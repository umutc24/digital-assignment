==> flow/design.v <==
module shiftRegister64(i_data, clk, i_enable, o_data);
  input i_data;  
  input clk, i_enable;  
  output [63:0] o_data;  
  reg [63:0] flipFlop;  
  assign o_data = flipFlop[63:0];
  always @ (posedge clk)  
  begin
  if (i_enable) begin     
    flipFlop <= flipFlop << 1;  
	  flipFlop[0] <= i_data;
  end
  else begin            
	   flipFlop <= 0;
  end
  end 
endmodule
* Tool chain data of shiftRegister64
What the tools print for shiftRegister64, step after step.
Line numbers count from 1 in the design file above.
Operators carry their Yosys type and port widths (W data, S select, Z words).
Library cell names are shortened.
A cell with -- has no value.
- Top :: shiftRegister64
- Clock :: clk
- Standard-cell library :: sky130hd
- Corner :: tt_025C_1v80

* Word-level counts
Source: Yosys, flattened and elaborated, memories not mapped. Widths are those after wreduce; folded enables and synchronous resets count as part of the registers. Registers that Yosys merges into a memory's read port (data or address) are not register bits. Print and check cells do not count. Equal cells are merged and count once.
- Elaborated cells :: 2
- Bits of input ports :: 3
- Output and inout bits :: 64
- Register bits after elaboration :: 64

* Longest topological paths
Longest topological path by Yosys (ltp), each cell counted once; first at word level (registers and memories cut), then after technology mapping (sequential cells cut; the memories' decode and read muxes count).
- Word-level depth :: 0
- ABC_AREA :: 0
- Mapped depth :: 2
- Gate-level depth less buffers :: 1

* Mapped cells and area
The flow's flattened synthesis, as Yosys stat reports it; memories are mapped. The netlist is that of the ABC_AREA named above (0 if unset); the other value can give another one.
The area totals of this step are shown rounded.
- Flip-flop cells :: 64
- Area of sequential cells :: 1280 sq um
- Synthesis area :: 1790 sq um
- Standard cells after synthesis :: 134
** Cell types
- dfxtp_1 :: number 64, area in all 1.28E+03 sq um
- and2_2 :: number 64, area in all 480.461 sq um
- clkbuf_2 :: number 6, area in all 30.029 sq um

* Path before layout
OpenSTA on the mapped netlist: ideal clock, no wires. The path of least setup slack (recovery checks aside). Input and output delay are each 20% of the period. Register names are those of the netlist, which keeps one name where synthesis merged equal registers.
- Kind :: register -> register
- From :: register flipFlop[9]
- To :: register flipFlop[10]
- Stages on the path :: 2
- Delay of the path :: 610 ps
- Arrival time :: 494 ps
- Library setup time :: 116 ps
- Clock period :: 651 ps
- Slack :: 41 ps
- Data required time :: 535 ps
- Launch time at the first pin :: 0 ps
- Synthesis period reached :: 610 ps
"delay of the path" is the arrival time less input delay plus setup time.
"stages on the path" counts driving pins, that of a launching flip-flop among them; a cell with two outputs on the path counts twice.
"synthesis period reached" = period - worst setup slack (recovery checks aside). The figure is calculated, with input and output delays left at 20% of the set period.
- Cells stage by stage :: dfxtp_1 -> and2_2
- Cells in the longest elaborated chain :: 0
** Ends and longest elaborated chain, after synthesis
- start: declaration :: line 5 : reg [63:0] flipFlop;
- start: assignment :: line 10 : flipFlop <= flipFlop << 1;
- start: assignment :: line 14 : flipFlop <= 0;
- end: assignment :: line 10
- end: assignment :: line 14
- end: declaration :: line 5

* Path in the finished layout
From the final timing report of record 2: the path of least setup slack in the routed layout; clock arrival at registers is part of the times.
The report prints the path's times to 10 ps; the period is as set.
- Kind :: register -> output
- From :: register flipFlop[23]
- To :: output port o_data[23]
- Clock period :: 495 ps
- Arrival time :: 790 ps
- External output delay :: 100 ps
- Data required time :: 400 ps
- Stages on the path :: 2
- Slack :: -390 ps
- Launch time at the first pin :: 320 ps
- Cells stage by stage :: dfxtp_2 -> buf_6
- Cells in the longest elaborated chain :: 0
** Ends and longest elaborated chain, after layout
- start: declaration :: line 5 : reg [63:0] flipFlop;
- start: assignment :: line 10 : flipFlop <= flipFlop << 1;
- start: assignment :: line 14 : flipFlop <= 0;
- end: declaration :: line 4 : output [63:0] o_data;

Top module shiftRegister64; platform sky130hd; tools Yosys and OpenROAD; 2 stored runs in no particular order. Input and output delays are each 20% of the period that was set; the output load is 0.01 pF.
By "achieved period" is meant the clock period of the run minus its worst setup slack. This is arithmetic on one report: input and output delays are still those of the set period (20% each).
"allowed time less slack (worst setup path)" is the time allowed to the run's worst setup path (the clock period less input and output delay, where it has them) less its slack. Clock arrival times count: a late capture clock shortens it, a late launch clock lengthens it.
"total power of the final layout" rests on the timing tool's default activity at the inputs, not on a simulated workload.
"allowed time less slack (worst setup path)" is known to 10 ps.
Measured values are rounded.

** Record 1
- Settings :: period_ns=1.01; CORE_UTILIZATION=69; SETUP_SLACK_MARGIN=0.25; PLACE_DENSITY_LB_ADDON=0.11; CELL_PAD_IN_SITES_GLOBAL_PLACEMENT=3; CELL_PAD_IN_SITES_DETAIL_PLACEMENT=2; TNS_END_PERCENT=15; CTS_CLUSTER_SIZE=14; CTS_CLUSTER_DIAMETER=230; CAP_MARGIN=20; CORE_MARGIN=2; SLEW_MARGIN=20
- Outcome :: incomplete, placement halted on FLW-0024

** Record 2
- Settings :: period_ns=0.495; CORE_UTILIZATION=48; SETUP_SLACK_MARGIN=0.0; PLACE_DENSITY_LB_ADDON=0.03; CORE_ASPECT_RATIO=1.8; CORE_MARGIN=3; TNS_END_PERCENT=25; GPL_TIMING_DRIVEN=0; GPL_ROUTABILITY_DRIVEN=1; CTS_CLUSTER_SIZE=79; CTS_CLUSTER_DIAMETER=298; SLEW_MARGIN=20; MIN_ROUTING_LAYER=met2; CAP_MARGIN=20
- Yosys chip area after synthesis :: 1790 sq um
- Overall die area :: 4530 sq um
- Standard-cell area after layout :: 3150 sq um
- Utilization of the finished layout :: 0.887
- Smallest setup slack :: -394 ps
- Setup total negative slack :: -31200 ps
- Lowest hold slack :: 267 ps
- Total power of the final layout :: 9.46 mW
- Achieved period :: 889 ps
- Allowed time less slack (worst setup path) :: 790 ps
- Worst path kind :: register -> output
